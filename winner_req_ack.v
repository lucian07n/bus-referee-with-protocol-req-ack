==> flow/design.v <==
 module winner_req_ack #(
parameter REQ_DATA_WIDTH = 'd8,
parameter ACK_DATA_WIDTH = 'd8 
)(
input 					    	       rst_n,
input                        	       clk,
input 					               winner_req,
input         [REQ_DATA_WIDTH :0]      winner_data_req,
output 	reg						       winner_ack,
output 	reg   [ACK_DATA_WIDTH -1:0]    winner_data_ack
);
always @(posedge clk or negedge rst_n) begin
	if(~rst_n) begin
		winner_ack <= 'b0;
		winner_data_ack <='b0; 
	end else
	if (winner_req == 1) begin 		
		if(winner_ack == 1) begin
			winner_ack <= 'b0;  	   
			winner_data_ack <= 'b0;
		end
		else
		winner_ack <= 'b1;
		winner_data_ack <= winner_data_req + 1;
	end
end
endmodule 
=== Reports on winner_req_ack ===
What the tools print for winner_req_ack, step after step.
Line numbers count from 1 in the design file above.
Library cell names are shortened.
The mark n/a stands for no value.

* Design top: winner_req_ack
* Clock: clk
* Cell library: sky130hd
* Library corner: tt_025C_1v80

=== Word level ===
Yosys after proc, flatten, opt, wreduce and memory -nomap, before mapping. Enables and synchronous resets that opt folds into registers are not counted as muxes. Memory bits, and registers merged into a memory's read port (data or address), are not among the register bits. Print and check cells are not counted. Equal cells are merged and count once.

* Register bits after elaboration: 9
* Output and inout bits: 9
* Word-level cells: 4

* $add $sub $neg: 1
* Multiplexer cells: 1

{| class="wikitable"
|+ Operators with widths
! cell !! count
|-
| 8-bit by 1-bit adder with 8-bit output with constant B || 1
|-
| 1-bit two-way mux || 1
|}

=== Logic depth ===
Longest topological path by Yosys (ltp), each cell counted once; first at word level (registers and memories cut), then after technology mapping (sequential cells cut; the memories' decode and read muxes count).

* Depth in word-level cells: 1
* ABC_AREA: 0
* Depth in mapped cells: 4

=== Mapped cells and area ===
Source: synth_stat.txt of the flow (Yosys; design flattened, memories mapped). It holds for the ABC_AREA given above (unset counts as 0); a run with the other value may have another netlist.
The area totals of this step are shown rounded.

* Cells in the netlist: 42
* Mapped area: 425 um2
* Sequential part of the area: 225 um2
* Mapped flip-flops: 9
* Buffer cells: 2

{| class="wikitable"
|+ Cells by type
! type !! count !! area in all (um2)
|-
| dfrtp_1 || 9 || 225.216
|-
| xor2_1 || 3 || 26.275
|-
| nor2_1 || 6 || 22.522
|-
| a31oi_1 || 3 || 18.768
|-
| or3_1 || 3 || 18.768
|-
| a21oi_1 || 3 || 15.014
|-
| o21ai_0 || 3 || 15.014
|-
| ha_1 || 1 || 12.512
|-
| mux2_2 || 1 || 11.261
|-
| mux2i_1 || 1 || 10.01
|-
| nand3_2 || 1 || 10.01
|-
| xnor2_1 || 1 || 8.758
|-
| nand2_1 || 2 || 7.507
|-
| nand4_1 || 1 || 6.256
|-
| buf_2 || 1 || 5.005
|-
| nand3_1 || 1 || 5.005
|-
| clkbuf_1 || 1 || 3.754
|-
| inv_1 || 1 || 3.754
|}

=== Path before layout ===
Path of least setup slack by OpenSTA after synthesis, without wires, with an ideal clock, recovery checks aside; 20% of the period is set as input and as output delay. Where synthesis merged equal registers, the netlist keeps one of their names.

* Path type: in2reg
* Start: in winner_data_req[0]
* End: reg winner_data_ack[6]
* Clock period: 2.47 ns
* External input delay: 0.494 ns
* Data arrival time: 1.258 ns
* Slack: 1.130 ns
* Delay of the path: 0.846 ns
* Stages on the path: 4
* Period reached after synthesis: 1.34 ns

"delay of the path" = arrival - input delay + setup time.
"stages on the path": output pins that drive a net of the path, with the launching flip-flop's if there is one; two outputs of one cell count as two.
"period reached after synthesis" = period - worst setup slack (recovery checks aside). The figure is calculated, with input and output delays left at 20% of the set period.
Between the ends stands the longest chain of elaborated cells between them, by number of cells; it is not shown to be the way that was timed. Of several equally long chains one is given.
A line is the first line of the expression or statement that the cell stems from. Yosys adds cells for indexed reads and writes and turns some case tables into memories.
At most two assigning lines are given for a register; there are more.

* Path through: ha_1 > nand3_1 > or3_1 > a31oi_1
* Cells in the longest elaborated chain: 1

{| class="wikitable"
|+ Ends and longest elaborated chain, after synthesis
! what !! RTL line !! source
|-
| start, declared || 8 || <nowiki>input         [REQ_DATA_WIDTH :0]      winner_data_req,</nowiki>
|-
| 8-bit by 1-bit adder with 8-bit output || 24 || <nowiki>winner_data_ack <= winner_data_req + 1;</nowiki>
|-
| end, assigned || 20 || <nowiki>winner_data_ack <= 'b0;</nowiki>
|-
| end, assigned || 24 ||
|-
| end, declared || 10 || <nowiki>output reg [ACK_DATA_WIDTH -1:0] winner_data_ack</nowiki>
|}

=== Path in the finished layout ===
From the final timing report of job 1: the path of least setup slack in the routed layout; clock arrival at registers is part of the times.

* Path type: reg2out
* Start: reg winner_data_ack[7]
* End: out winner_data_ack[7]
* Clock period: 1.65 ns
* External output delay: 0.33 ns
* Data arrival time: 1.16 ns
* Slack: 0.16 ns
* Stages on the path: 2

At most two assigning lines are given for a register; there are more.

* Path through: dfrtp_1 > clkdlybuf4s50_1
* Cells in the longest elaborated chain: 0

{| class="wikitable"
|+ Ends and longest elaborated chain, post-layout
! what !! RTL line !! source
|-
| start, declared || 10 || <nowiki>output reg [ACK_DATA_WIDTH -1:0] winner_data_ack</nowiki>
|-
| start, assigned || 15 || <nowiki>winner_data_ack <='b0;</nowiki>
|-
| start, assigned || 24 || <nowiki>winner_data_ack <= winner_data_req + 1;</nowiki>
|-
| end, declared || 10 ||
|}

Appendix: measured runs

2 stored runs of winner_req_ack in the flow (synthesis by Yosys, layout by OpenROAD, sky130hd cells), in arbitrary order. Constraints: input delay and output delay 20% of the set period each, output load 0.01 pF.
"reached clock period" = clock period - worst setup slack. The figure is calculated, with input and output delays left at 20% of the set period.
By "worst path time" is meant the share of the clock period that the worst setup path is allowed (20% is reserved at inputs, 20% at outputs), minus its slack. Clock arrival times at its registers enter into it.
"overall power": no workload was simulated; the value follows from the tool's default switching activity.
Measured values are rounded.

=== Job 1 ===
{| class="wikitable"
! Setting !! Value
|-
| period_ns || 1.65
|-
| CORE_UTILIZATION || 20
|-
| SETUP_SLACK_MARGIN || -0.11
|-
| PLACE_DENSITY || 0.49
|-
| CORE_ASPECT_RATIO || 1.85
|-
| CELL_PAD_IN_SITES_GLOBAL_PLACEMENT || 1
|-
| GPL_ROUTABILITY_DRIVEN || 0
|-
| CAP_MARGIN || 40
|-
| SLEW_MARGIN || 40
|-
| MAX_ROUTING_LAYER || met5
|-
| CORE_MARGIN || 2
|-
! Result !! Value
|-
| Reached clock period || 1.486 ns
|-
| Overall power || 0.626 mW
|-
| Lowest setup slack || 0.164 ns
|-
| Standard-cell area after layout || 716 um2
|-
| Post-route utilization || 35.6%
|-
| Die area || 2530 um2
|-
| Chip area in the Yosys report || 425 um2
|-
| Setup total negative slack || 0.000 ns
|-
| Worst path time || 1.16 ns
|-
| Type of the worst setup path || reg2out
|}

=== Job 2 ===
{| class="wikitable"
! Setting !! Value
|-
| period_ns || 0.82
|-
| CORE_UTILIZATION || 41
|-
| PLACE_DENSITY_LB_ADDON || 0.13
|-
| CORE_ASPECT_RATIO || 1.87
|-
| ABC_AREA || 0
|-
| GPL_TIMING_DRIVEN || 1
|-
| CTS_CLUSTER_SIZE || 75
|-
| MIN_ROUTING_LAYER || met2
|-
| CAP_MARGIN || 20
|-
| CORE_MARGIN || 2
|-
| SLEW_MARGIN || 20
|}
No final report: floorplanning broke off with PDN-0185.
