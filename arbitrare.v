==> flow/design.v <==
module arbitrare #(
	parameter REQ_DATA_WIDTH  = 'd8,  
	parameter ACK_DATA_WIDTH  = 'd8  
)(
    input      						  clk,                                         
    input        					  rst_n,                                       
    input      						  client0_req,                   
    input      [REQ_DATA_WIDTH  -1:0] client0_data_req,              
    input      						  winner_ack,                    
    input      [ACK_DATA_WIDTH  -1:0] winner_data_ack,               
    input      						  client1_req,                   
    input      [REQ_DATA_WIDTH  -1:0] client1_data_req,              
	output reg 						  client0_ack,                   
    output reg [ACK_DATA_WIDTH  -1:0] client0_data_ack,              
    output reg                        client1_ack,                   
    output reg [ACK_DATA_WIDTH  -1:0] client1_data_ack,              
    output reg                        winner_req,                    
    output reg [REQ_DATA_WIDTH  :0]   winner_data_req                
);
reg client_servit;
always @(posedge clk or negedge rst_n)  
	if(~rst_n) begin
		client0_ack <= 'b0;
		client1_ack <= 'b0;
		winner_req  <= 'b0;
		client0_data_ack [ACK_DATA_WIDTH -1:0] <= 'b0;
		client1_data_ack [ACK_DATA_WIDTH -1:0] <= 'b0;
		winner_data_req  [ACK_DATA_WIDTH :0] <= 'b0;
		client_servit <= 'b0;
	end else
	if(~client_servit) begin 
		if(client0_req) begin  								 
			if(client0_ack) begin								 
				client0_ack <= 'b0;									 
				client0_data_ack <= 'b0;
				client_servit <= 'b1;
			end
			else
			begin 													
			if(winner_ack) begin								 
				winner_req <= 'b0;
				client0_ack <= 'b1;
				client0_data_ack <= winner_data_ack; 				 
			end
			else
			begin
				winner_req <= 'b1;
				winner_data_req[7:0] <= client0_data_req;			 
				winner_data_req[8] <= 0;
			end
			end
		end
		else
		client_servit <= 'b1; 										 
		end
		else
		begin
		if(client1_req) begin									 
			if(client1_ack) begin
				client1_ack  <= 'b0;
				client1_data_ack <= 'b0;
				client_servit <= 'b0;
			end
			else
			begin
			if(winner_ack ) begin
				winner_req <= 'b0;
				client1_ack <= 'b1;									 
				client1_data_ack <= winner_data_ack;				 
			end
			else
			begin
				winner_req <= 'b1;									 
				winner_data_req[7:0] <= client1_data_req;			 
				winner_data_req[8] <= 1;
			end
			end 
		end
		else
		client_servit <= 0 ;										 
end
endmodule
# From RTL to reports: arbitrare
# What the tools print for arbitrare, step after step.
# Lines are those of the file above, counted from 1.
# Library cell names are shortened.
# Not given: --
[inputs] top_module="arbitrare" clock="clk" library="sky130hd" pvt_corner="tt_025C_1v80"

# After elaboration
# Counts by Yosys on the flattened word-level netlist (proc, flatten, opt, wreduce; memories kept). Register bits leave out memories and registers merged into their read ports (data or address). Print and check cells are left out. Cells with the same type and inputs are merged into one.
[classes] eq_ne=3 n_mux=31 n_logic=2 reduce_logical=9
[ops] cell="8-bit 2-to-1 mux" n=10
[ops] cell="1-bit 2-to-1 mux" n=21
[ops] cell="2-bit nonzero test" n=3
[ops] cell="3-bit AND reduction" n=2
[ops] cell="5-bit AND reduction" n=1
[ops] cell="2-bit inequality test with constant B" n=2
[ops] cell="2-bit AND reduction" n=2
[ops] cell="4-bit AND reduction" n=1
[ops] cell="1-bit NOT" n=2
[ops] cell="2-bit by 1-bit inequality test with 1-bit output with constant B" n=1
[bits] register_bits=29 in_bits=29 output_inout_bits=28 elab_cells=52

# Longest topological paths
# Depth = most cells in a row (Yosys ltp): at word level without a register or memory, in the mapped netlist without a sequential cell, where the memories' decode and read muxes count.
[logic_depth] depth_word=4 abc_area=0 mapped_depth=4 ltp_nobuf=3

# After synthesis
# The flow's flattened synthesis, as Yosys stat reports it; memories are mapped. The netlist is that of the ABC_AREA named above (0 if unset); the other value can give another one.
# Totals and module areas in this step are rounded.
[types] cell_type="dfrtp_1" n=29 area_total_um2=725.696
[types] cell_type="mux2_2" n=18 area_total_um2=202.694
[types] cell_type="o21ai_0" n=30 area_total_um2=150.144
[types] cell_type="nand2_1" n=18 area_total_um2=67.565
[types] cell_type="nor4bb_4" n=1 area_total_um2=25.024
[types] cell_type="and2b_2" n=2 area_total_um2=17.517
[types] cell_type="a21oi_4" n=1 area_total_um2=16.266
[types] cell_type="nand2b_1" n=2 area_total_um2=12.512
[types] cell_type="clkbuf_1" n=3 area_total_um2=11.261
[types] cell_type="nor2_4" n=1 area_total_um2=11.261
[types] cell_type="and3b_2" n=1 area_total_um2=10.01
[types] cell_type="clkbuf_2" n=2 area_total_um2=10.01
[types] cell_type="a21o_2" n=1 area_total_um2=8.758
[types] cell_type="a41oi_1" n=1 area_total_um2=8.758
[types] cell_type="o221ai_1" n=1 area_total_um2=8.758
[types] cell_type="and3_2" n=1 area_total_um2=7.507
[types] cell_type="nor2_1" n=2 area_total_um2=7.507
[types] cell_type="a31oi_1" n=1 area_total_um2=6.256
# Not listed: further types 3, cells in them 3.
[mapped] stdcells=118 yosys_area_um2=1324 seqArea_um2=725.7 flip_flops=29 n_buf=6

# Path before layout
# Source: OpenSTA report_checks on the synthesized netlist (no wires, ideal clock, input and output delay 20% of the period each), path of least setup slack; recovery checks are left aside. Register names are those of the netlist, which keeps one name where synthesis merged equal registers.
[synth_timing] path_kind="register to register" start="register client1_ack" end="register winner_data_req[0]" period_ns=1.73 setup_ns=0.125 t_first_pin_ns=0.000 t_arrival_ns=1.188 required_ns=1.605 setup_slack_ns=0.417 delay_ns=1.313 stages=4 n_path_buf=0 synth_period_reached_ns=1.313
# "delay_ns" is the arrival time less input delay plus setup time.
# "stages": output pins that drive a net of the path, with the launching flip-flop's if there is one; two outputs of one cell count as two.
# "synth_period_reached_ns" is the clock period less the worst setup slack; recovery checks do not enter. This is arithmetic on one report: input and output delays are still those of the set period (20% each).
# The rows between start and end are the longest chain of elaborated cells between them; the timing report does not say that the signal goes this way. Where chains are equally long, one stands for them.
# Each line given opens the expression or statement behind the cell; cells for indexed reads and writes are added by Yosys, which also makes memories of some case tables.
# A register here has more assigning lines than the two given.
[synth_via] path_cell_list="dfrtp_1 > nor4bb_4 > a21oi_4 > mux2_2" elab_chain_len=3 cone_cells=5 cone_lines=3 cone_classes="1 x eq/ne; 3 x mux; 1 x reduce/logical"
[synth_lines] element="start: declaration" line_no=15 text="output reg                        client1_ack,"
[synth_lines] element="start: assignment" line_no=24 text="client1_ack <= 'b0;"
[synth_lines] element="start: assignment" line_no=60 text="client1_ack <= 'b0;"
[synth_lines] element="8-bit 2-to-1 mux" line_no=59 text="if(client1_ack) begin"
[synth_lines] element="8-bit 2-to-1 mux" line_no=58 text="if(client1_req) begin"
[synth_lines] element="8-bit 2-to-1 mux" line_no=31 text="if(~client_servit) begin"
[synth_lines] element="end: assignment" line_no=48 text="winner_data_req[7:0] <= client0_data_req;"
[synth_lines] element="end: assignment" line_no=74 text="winner_data_req[7:0] <= client1_data_req;"
[synth_lines] element="end: declaration" line_no=18 text="output reg [REQ_DATA_WIDTH  :0]   winner_data_req"

Wiki page: arbitrare / flow data

Top module arbitrare; platform sky130hd; tools Yosys and OpenROAD; 2 stored runs in no particular order. Input and output delays are each 20% of the period that was set; the output load is 0.01 pF.

[flow] stored run 1: files
==> flow/run.sh <==
#!/bin/bash
# the make line also repeats the synthesis and layout settings of config.mk as NAME=value (left out here)
make -C /OpenROAD-flow-scripts/flow DESIGN_CONFIG=/design/flow/config.mk WORK_HOME=/design/flow/orfs CLKGATE_MAP_FILE= finish
==> flow/config.mk <==
export PLATFORM = sky130hd
export DESIGN_NAME = arbitrare
export DESIGN_NICKNAME = arbitrare
export VERILOG_FILES = /design/flow/design.v
export SDC_FILE = /design/flow/constraint.sdc
export NUM_CORES = 4
export LEC_CHECK = 0
export ABC_AREA = 0
export CAP_MARGIN = 20
export CELL_PAD_IN_SITES_DETAIL_PLACEMENT = 2
export CORE_MARGIN = 2
export CORE_UTILIZATION = 45
export CTS_CLUSTER_DIAMETER = 71
export CTS_CLUSTER_SIZE = 40
export HOLD_SLACK_MARGIN = -0.01
export MAX_ROUTING_LAYER = met5
export MIN_ROUTING_LAYER = met2
export SLEW_MARGIN = 20
==> flow/constraint.sdc <==
create_clock -name core_clock -period 1.31 [get_ports {clk}]
set_input_delay 0.2620 -clock core_clock [delete_from_list [all_inputs] [get_ports {clk}]]
set_output_delay 0.2620 -clock core_clock [all_outputs]
set_load 0.01 [all_outputs]

[flow] stored run 1: unfinished; error DPL-0033 in placement

[flow] stored run 2: files
==> flow/run.sh <==
#!/bin/bash
# the make line also repeats the synthesis and layout settings of config.mk as NAME=value (left out here)
make -C /OpenROAD-flow-scripts/flow DESIGN_CONFIG=/design/flow/config.mk WORK_HOME=/design/flow/orfs CLKGATE_MAP_FILE= finish
==> flow/config.mk <==
export PLATFORM = sky130hd
export DESIGN_NAME = arbitrare
export DESIGN_NICKNAME = arbitrare
export VERILOG_FILES = /design/flow/design.v
export SDC_FILE = /design/flow/constraint.sdc
export NUM_CORES = 4
export LEC_CHECK = 0
export CAP_MARGIN = 20
export CELL_PAD_IN_SITES_DETAIL_PLACEMENT = 0
export CELL_PAD_IN_SITES_GLOBAL_PLACEMENT = 1
export CORE_ASPECT_RATIO = 0.89
export CORE_MARGIN = 2
export CORE_UTILIZATION = 57
export CTS_CLUSTER_DIAMETER = 301
export GPL_ROUTABILITY_DRIVEN = 0
export PLACE_DENSITY_LB_ADDON = 0.01
export SETUP_SLACK_MARGIN = 0.05
export SLEW_MARGIN = 30
export TNS_END_PERCENT = 60
==> flow/constraint.sdc <==
create_clock -name core_clock -period 2.32 [get_ports {clk}]
set_input_delay 0.4640 -clock core_clock [delete_from_list [all_inputs] [get_ports {clk}]]
set_output_delay 0.4640 -clock core_clock [all_outputs]
set_load 0.01 [all_outputs]

[flow] stored run 2: unfinished; error FLW-0024 in placement
